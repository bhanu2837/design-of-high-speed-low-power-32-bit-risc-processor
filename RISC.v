==> flow/design.v <==
`timescale 1ns / 1ps
module RISC ( input [31:0]A,B,input Asel,input [15:0]add ,input clk,rst, output [31:0]mdata, output [4:0] adpc
    );
wire [15:3] adir;
wire [2:0] opcode;
wire [31:0] acout;
wire  [31:0]  alout;
wire mrd,ld_pc,inc_pc,ld_IR,ldac,ALU_setup,mwr;
decoder                 d1 (clk ,rst,mrd,ld_pc,inc_pc,ld_IR,ldac,ALU_setup,mwr );
program_counter        d2(clk,rst,ld_pc,inc_pc, adpc); 
instruction_register   d3( add, clk,ld_IR,rst,adir, opcode);
accumulator            d4( alout,A,clk,ldac,rst,Asel,acout);
arithmetic_logic_unit  d5 (ALU_setup,acout,B, opcode, clk,rst,alout);
memory                 d6 (alout,add,mrd,mwr,rst,clk, mdata);
endmodule
`timescale 1ns / 1ps
module accumulator(
    input [31:0] alout,
	 input [31:0]A,
    input clk,ldac,rst,
	 input Asel,
    output reg [31:0] acout
    );
always@ (posedge clk)
begin
if (rst)
begin
	acout <= 32'd0;
end
else if (ldac  && !rst) 
begin
	acout <= Asel ? alout : A;
end
end
endmodule
`timescale 1ns / 1ps
module arithmetic_logic_unit(
    input start,
    input [31:0] acout,
	 input [31:0] B_in,
    input [2:0] opcode,
    input clk,rst,
    output reg [31:0]  alout
    );
	 reg [5:0]ad;
	 reg [5:0]temp;
	 always@(posedge clk)
	 begin
	           if (rst && !start )
				     begin
		           	alout <= 32'd0;
                   end 						
     	       else  
			   begin
				   case({opcode})
				     3'b000:  begin alout <= 32'b0; end
				     3'b001:  begin
					              temp <= B_in[0]+B_in[1]+B_in[2]+B_in[3]+B_in[4]+
									          B_in[5]+B_in[6]+B_in[7]+B_in[8]+B_in[9]+
												 B_in[10]+B_in[11]+B_in[12]+B_in[13]+B_in[14]+
												 B_in[15]+B_in[16]+B_in[17]+B_in[18]+B_in[19]+
												 B_in[20]+B_in[21]+B_in[22]+B_in[23]+B_in[24]+
												 B_in[25]+B_in[26]+B_in[27]+B_in[28]+B_in[29]+
												 B_in[30]+B_in[31];
                               case(temp)
                               6'd0  : alout<=32'h00000000;
										 6'd1  : alout<=32'h00000001;
										 6'd2  : alout<=32'h00000003;
										 6'd3  : alout<=32'h00000007;
										 6'd4  : alout<=32'h0000000f;
										 6'd5  : alout<=32'h0000001f;
										 6'd6  : alout<=32'h0000003f;
										 6'd7  : alout<=32'h0000007f;
										 6'd8  : alout<=32'h000000ff;
										 6'd9  : alout<=32'h000001ff;
										 6'd10 : alout<=32'h000003ff;
										 6'd11 : alout<=32'h000007ff;
										 6'd12 : alout<=32'h00000fff;
										 6'd13 : alout<=32'h00001fff;
										 6'd14 : alout<=32'h00003fff;
										 6'd15 : alout<=32'h00007fff;
										 6'd16 : alout<=32'h0000ffff;
										 6'd17 : alout<=32'h0001ffff;
										 6'd18 : alout<=32'h0003ffff;
										 6'd19 : alout<=32'h0007ffff;
										 6'd20 : alout<=32'h000fffff;
										 6'd21 : alout<=32'h001fffff;
										 6'd22 : alout<=32'h003fffff;
										 6'd23 : alout<=32'h007fffff;
										 6'd24 : alout<=32'h00ffffff;
										 6'd25 : alout<=32'h01ffffff;
										 6'd26 : alout<=32'h03ffffff;
										 6'd27 : alout<=32'h07ffffff;
										 6'd28 : alout<=32'h0fffffff;
										 6'd29 : alout<=32'h1fffffff;
										 6'd29 : alout<=32'h3fffffff;
										 6'd30 : alout<=32'h7fffffff;
										 6'd31 : alout<=32'hffffffff;
										  endcase										  
									end
				     3'b010: begin  alout <= acout + B_in; end
				     3'b011: begin  alout <= acout - B_in; end
				     3'b100: begin  alout <= acout | B_in; end
				     3'b101: begin  alout <= acout & B_in; end
				     3'b110: begin  alout <= acout ^ B_in; end
				     3'b111: begin alout <= alout; end   
					endcase
				end
end
endmodule
`timescale 1ns / 1ps
module decoder(
    input clk ,rst,
    output reg MRd,ld_pc,Inc_pc,ld_IR,Ld_acc,ALU_setup,Mwr
    );
	 reg [2:0]count;
	 always@ (posedge clk)
	 begin
	        if(rst)
              begin
				       count<=1'b0;
				  end 
	         else
               begin
                    count<=count+1'b1;
                       case (count)
							   3'b001 : begin MRd<=1'b1;
								               ld_pc<=1'b0;
													Inc_pc<=1'b0;
													ld_IR<=1'b0;
													Ld_acc<=1'b0;
													ALU_setup<=1'b0;
													Mwr<=1'b0;
							              end
								3'b010 : begin MRd<=1'b0;
								               ld_pc<=1'b1;
													Inc_pc<=1'b0;
													ld_IR<=1'b0;
													Ld_acc<=1'b0;
													ALU_setup<=1'b0;
													Mwr<=1'b0;
							              end			  
								3'b011 : begin MRd<=1'b0;
								               ld_pc<=1'b0;
													Inc_pc<=1'b1;
													ld_IR<=1'b0;
													Ld_acc<=1'b0;
													ALU_setup<=1'b0;
													Mwr<=1'b0;
							              end			 			  
								3'b100 : begin MRd<=1'b0;
								               ld_pc<=1'b0;
													Inc_pc<=1'b0;
													ld_IR<=1'b1;
													Ld_acc<=1'b0;
													ALU_setup<=1'b0;
													Mwr<=1'b0;
							              end			 			  
								3'b101 : begin MRd<=1'b0;
								               ld_pc<=1'b0;
													Inc_pc<=1'b0;
													ld_IR<=1'b0;
													Ld_acc<=1'b1;
													ALU_setup<=1'b0;
													Mwr<=1'b0;
							              end			 
                        3'b110 : begin MRd<=1'b0;
								               ld_pc<=1'b0;
													Inc_pc<=1'b0;
													ld_IR<=1'b0;
													Ld_acc<=1'b0;
													ALU_setup<=1'b1;
													Mwr<=1'b0;
							              end			 											  
                        3'b111 : begin MRd<=1'b0;
								               ld_pc<=1'b0;
													Inc_pc<=1'b0;
													ld_IR<=1'b0;
													Ld_acc<=1'b0;
													ALU_setup<=1'b0;
													Mwr<=1'b1;
							              end		
							endcase				  
               end 					
	 end
endmodule
`timescale 1ns / 1ps
module instruction_register(
    input [15:0] mdat,
    input clk,ldir,rst,
    output reg [15:3] adir,
    output reg [2:0] opcode
    );
always @(posedge clk)
begin
if (rst)
begin
 adir <= 5'b00000;
 opcode <= 3'b000;
end
else if (!rst && ldir)
begin
 adir <= mdat[15:3];
 opcode <= mdat[2:0];
end
end
endmodule
`timescale 1ns / 1ps
module memory(
    input [31:0] data,
    input [15:0] add,
    input mrd,mwr,rst,clk,
    output reg [31:0] mdata
    );
reg [31:0] mem [15:0];
always @(posedge clk)
begin
      if(rst)
		  begin
		  mdata<=32'd0;
		  end 
     else if(mwr)  
		    mem[add]<=data;
	  else if(mrd)  
	       mdata <= mem[add];
end 
endmodule
`timescale 1ns / 1ps
module program_counter(
    input pclk,rst,ld_pc,inc_pc,
    output reg [4:0] adpc
    );
	always@ (posedge pclk)
	begin
	         if (rst && !ld_pc)
	        		adpc <= 5'b00000;
			      else
					  begin
					     if(inc_pc)
						    adpc<=adpc+1'b1;
						  else
						    adpc<=adpc;
				    end 
	end
endmodule
Reports on RISC

The steps from the RTL of RISC to its reports follow in flow order.
Line numbers count from 1 in the design file above.
A cell with - has no value.

Top: RISC
Clock port: clk
Standard-cell library: sky130hd
Corner: tt_025C_1v80

Word level

Yosys after proc, flatten, opt, wreduce and memory -nomap, before mapping. Print and check cells are not counted. Equal cells are merged and count once.
Memory sizes are those after Yosys's memory passes, which may raise the word count (mostly to a power of two), join words into wider ones and drop unused or constant bits.

Add/sub/neg operators: 35
Reduce/logical cells: 34
Mux-type cells: 16
Bitwise logic cells: 6
Equal/unequal tests: 45

Operators with widths:

| cell                                   | number |
| parallel mux 32 bit (select 32 bit)    | 1 |
| parallel mux 32 bit (select 7 bit)     | 1 |
| adder 6 x 1 -> 6 bit                   | 30 |
| == test 6 x 5 -> 1 bit with constant B | 16 |
| two-way mux 32 bit                     | 3 |
| == test 6 x 4 -> 1 bit with constant B | 8 |
| OR reduction 6 bit                     | 7 |
| != test 33 bit with constant B         | 1 |
| adder 32 bit                           | 1 |
| subtractor 32 bit                      | 1 |
| bitwise AND 32 bit                     | 1 |
| OR 32 bit                              | 1 |
| bitwise XOR 32 bit                     | 1 |
| == test 6 x 3 -> 1 bit with constant B | 4 |
| == test 3 bit with constant B          | 7 |
| AND reduction 2 bit                    | 10 |
| nonzero test 2 bit                     | 7 |
| parallel mux 1 bit (select 2 bit)      | 7 |
| == test 3 x 2 -> 1 bit with constant B | 4 |
| == test 6 x 2 -> 1 bit with constant B | 2 |
| two-way mux 4 bit                      | 2 |
| nonzero test 7 bit                     | 1 |
| == test 3 x 1 -> 1 bit with constant B | 2 |
| == test 6 x 1 -> 1 bit with constant B | 1 |
| logical NOT 6 bit                      | 1 |
| adder 5 x 1 -> 5 bit with constant B   | 1 |
| logical AND 1 bit                      | 4 |
| NOT 1 bit                              | 3 |

Not listed: further kinds 5, cells in them 8.

RAM bits: 512
Memory cells: 1
Output and inout bits: 37
Clocked read ports x word width: 32
Word-level cells: 150
Input port bits: 83
Flip-flop bits (word level): 88

Memory list:

| memory | depth | bits a word | read ports | wr ports | RTL line | source |
| d6.mem | 16    | 32          | 1          | 1        | 215      | `reg [31:0] mem [15:0];` |

Longest topological paths

Yosys ltp: most cells in a row. Word level: on the elaborated netlist, between registers, memories and ports. Mapped: between sequential cells and ports; inverters and the memories' decode and read muxes count.

Depth after elaboration: 31
ABC_AREA: 1
Depth in mapped cells: 28
Mapped depth without buffers: 28

Netlist

Yosys stat after the flow's synthesis: flattened, memories mapped to cells. It holds for the ABC_AREA given above (unset counts as 0); a run with the other value may have another netlist.

Cells by type:

| cell                      | number | total area (µm²) |
| sky130_fd_sc_hd__edfxtp_1 | 525    | 1.58E+04 |
| sky130_fd_sc_hd__dfxtp_1  | 107    | 2.14E+03 |
| sky130_fd_sc_hd__nand3_1  | 390    | 1.95E+03 |
| sky130_fd_sc_hd__nand2_1  | 406    | 1.52E+03 |
| sky130_fd_sc_hd__ha_1     | 112    | 1.4E+03 |
| sky130_fd_sc_hd__inv_1    | 279    | 1.05E+03 |
| sky130_fd_sc_hd__a22oi_1  | 128    | 960.922 |
| sky130_fd_sc_hd__a21oi_1  | 143    | 715.686 |
| sky130_fd_sc_hd__nor2_1   | 158    | 593.069 |
| sky130_fd_sc_hd__o21ai_0  | 110    | 550.528 |
| sky130_fd_sc_hd__fa_1     | 25     | 500.48 |
| sky130_fd_sc_hd__a31oi_1  | 71     | 444.176 |
| sky130_fd_sc_hd__xor2_1   | 32     | 280.269 |
| sky130_fd_sc_hd__clkbuf_1 | 74     | 277.766 |
| sky130_fd_sc_hd__buf_2    | 49     | 245.235 |
| sky130_fd_sc_hd__nor3_1   | 37     | 185.178 |
| sky130_fd_sc_hd__a221oi_1 | 17     | 148.893 |
| sky130_fd_sc_hd__o32ai_1  | 10     | 87.584 |

Other cell types: 33; their cells: 134.

Flip-flops: 632
Sequential area: 17907.2 µm²
Chip area (Yosys): 29734.8 µm²
Mapped cells: 2807
Buffers: 141

Timing after synthesis

OpenSTA on the mapped netlist: ideal clock, no wires. The path of least setup slack (recovery checks aside). Input and output delay are each 20% of the period. Register names are those of the netlist, which keeps one name where synthesis merged equal registers.

Path type: in2reg
Start point: input B[0]
End point: register d5.temp[4]
Required time: 6.545 ns
Arrival time: 5.672 ns
Path slack: 0.873 ns
Clock period: 6.81 ns
Delay of the path: 4.575 ns
Buffers on the path: 0
Driving pins on the path: 13
Period reached after synthesis: 5.937 ns

"delay of the path" = arrival - input delay + setup time.
"driving pins on the path" counts driving pins, that of a launching flip-flop among them; a cell with two outputs on the path counts twice.
"period reached after synthesis" is the clock period less the worst setup slack; recovery checks do not enter. This is arithmetic on one report: input and output delays are still those of the set period (20% each).
The rows between start and end are the longest chain of elaborated cells between them; the timing report does not say that the signal goes this way. Where chains are equally long, one stands for them.
A line is the first line of the expression or statement that the cell stems from. Yosys adds cells for indexed reads and writes and turns some case tables into memories.

Path through: sky130_fd_sc_hd__inv_1 > sky130_fd_sc_hd__ha_1 > sky130_fd_sc_hd__inv_1 > sky130_fd_sc_hd__fa_1 > sky130_fd_sc_hd__fa_1 > sky130_fd_sc_hd__fa_1 > sky130_fd_sc_hd__fa_1 > sky130_fd_sc_hd__fa_1 > sky130_fd_sc_hd__fa_1 > sky130_fd_sc_hd__fa_1 > sky130_fd_sc_hd__fa_1 > sky130_fd_sc_hd__o21ai_0 > sky130_fd_sc_hd__xor2_1
Cells in the longest elaborated chain: 31
Elaborated cells on any way between the ends: 31
RTL lines with such cells: 1
Classes of those cells: add/sub: 31

RTL lines, path after synthesis:

| element                  | RTL line | source |
| from (decl)              | 2        | `module RISC ( input [31:0]A,B,input Asel,input [15:0]add ,input clk,rst, output [31:0]mdata, output [4:0] adpc` |
| adder 1 x 1 -> 2 bit     | 58       | `temp <= B_in[0]+B_in[1]+B_in[2]+B_in[3]+B_in[4]+` |
| adder 6 x 1 -> 6 bit x30 | 58       |  |
| to (assign)              | 58       |  |
| to (decl)                | 46       | `reg [5:0]temp;` |

Timing after layout

From the final timing report of entry A: the path of least setup slack in the routed layout; clock arrival at registers is part of the times.

Path type: in2reg
Start point: input B[0]
End point: register d5.temp[4]
Arrival time: 6.26 ns
Clock period: 6.11 ns
Required time: 6.57 ns
Buffers on the path: 1
Path slack: 0.32 ns
Driving pins on the path: 14

The rows between start and end are the longest chain of elaborated cells between them; the timing report does not say that the signal goes this way. Where chains are equally long, one stands for them.

Path through: sky130_fd_sc_hd__clkdlybuf4s50_1 > sky130_fd_sc_hd__inv_1 > sky130_fd_sc_hd__ha_1 > sky130_fd_sc_hd__inv_1 > sky130_fd_sc_hd__fa_1 > sky130_fd_sc_hd__fa_1 > sky130_fd_sc_hd__fa_1 > sky130_fd_sc_hd__fa_1 > sky130_fd_sc_hd__fa_1 > sky130_fd_sc_hd__fa_1 > sky130_fd_sc_hd__fa_1 > sky130_fd_sc_hd__fa_1 > sky130_fd_sc_hd__o21ai_0 > sky130_fd_sc_hd__xor2_1
Cells in the longest elaborated chain: 31
Elaborated cells on any way between the ends: 31
RTL lines with such cells: 1
Classes of those cells: add/sub: 31

RTL lines, path post-layout:

| element                  | RTL line | source |
| from (decl)              | 2        | `module RISC ( input [31:0]A,B,input Asel,input [15:0]add ,input clk,rst, output [31:0]mdata, output [4:0] adpc` |
| adder 1 x 1 -> 2 bit     | 58       | `temp <= B_in[0]+B_in[1]+B_in[2]+B_in[3]+B_in[4]+` |
| adder 6 x 1 -> 6 bit x30 | 58       |  |
| to (assign)              | 58       |  |
| to (decl)                | 46       | `reg [5:0]temp;` |

==> runs of RISC <==
Measured results for RISC: 2 stored runs of the Yosys and OpenROAD flow on sky130hd. The settings differ; the order carries no meaning. The constraints put input and output delay at 20% of the set period each and load the outputs with 0.01 pF.
"clock period reached" is the run's clock period less its worst setup slack. It is reckoned from that one timing run; input and output delays stay at 20% of the period that was set.
By "time used up by the worst setup path" is meant the share of the clock period that the worst setup path is allowed (20% is reserved at inputs, 20% at outputs), minus its slack. Clock arrival times at its registers enter into it.
"total power after layout" is the tool's figure for a default switching activity; nothing was simulated.
Settings: . = not set for that run.

| name                                      | entry A | entry B |
| period_ns                                 | 6.11    | 7.79    |
| CORE_UTILIZATION                          | 36      | 40      |
| PLACE_DENSITY_LB_ADDON                    | 0.16    | .       |
| CORE_MARGIN                               | 3       | 2       |
| CELL_PAD_IN_SITES_GLOBAL_PLACEMENT        | 1       | .       |
| TNS_END_PERCENT                           | 85      | .       |
| ABC_AREA                                  | 1       | .       |
| GPL_TIMING_DRIVEN                         | 1       | .       |
| CTS_CLUSTER_DIAMETER                      | 22      | .       |
| SLEW_MARGIN                               | 40      | 20      |
| MAX_ROUTING_LAYER                         | met4    | .       |
| CAP_MARGIN                                | 20      | 20      |
| post-synthesis cell area (µm²)            | 29734.8 | 28939.0 |
| die size (µm²)                            | 86080.6 | 74515.4 |
| standard-cell area after layout (µm²)     | 39349.0 | 33342.0 |
| utilization of the finished layout        | 0.485   | 0.466   |
| smallest setup slack (ns)                 | 0.315   | 1.373   |
| total negative setup slack (ns)           | 0.000   | 0.000   |
| lowest hold slack (ns)                    | 0.444   | 0.452   |
| total power after layout (uW)             | 17312   | 8628    |
| clock period reached (ns)                 | 5.795   | 6.417   |
| time used up by the worst setup path (ns) | 4.57    | 4.86    |
| worst path kind                           | in2reg  | in2reg  |
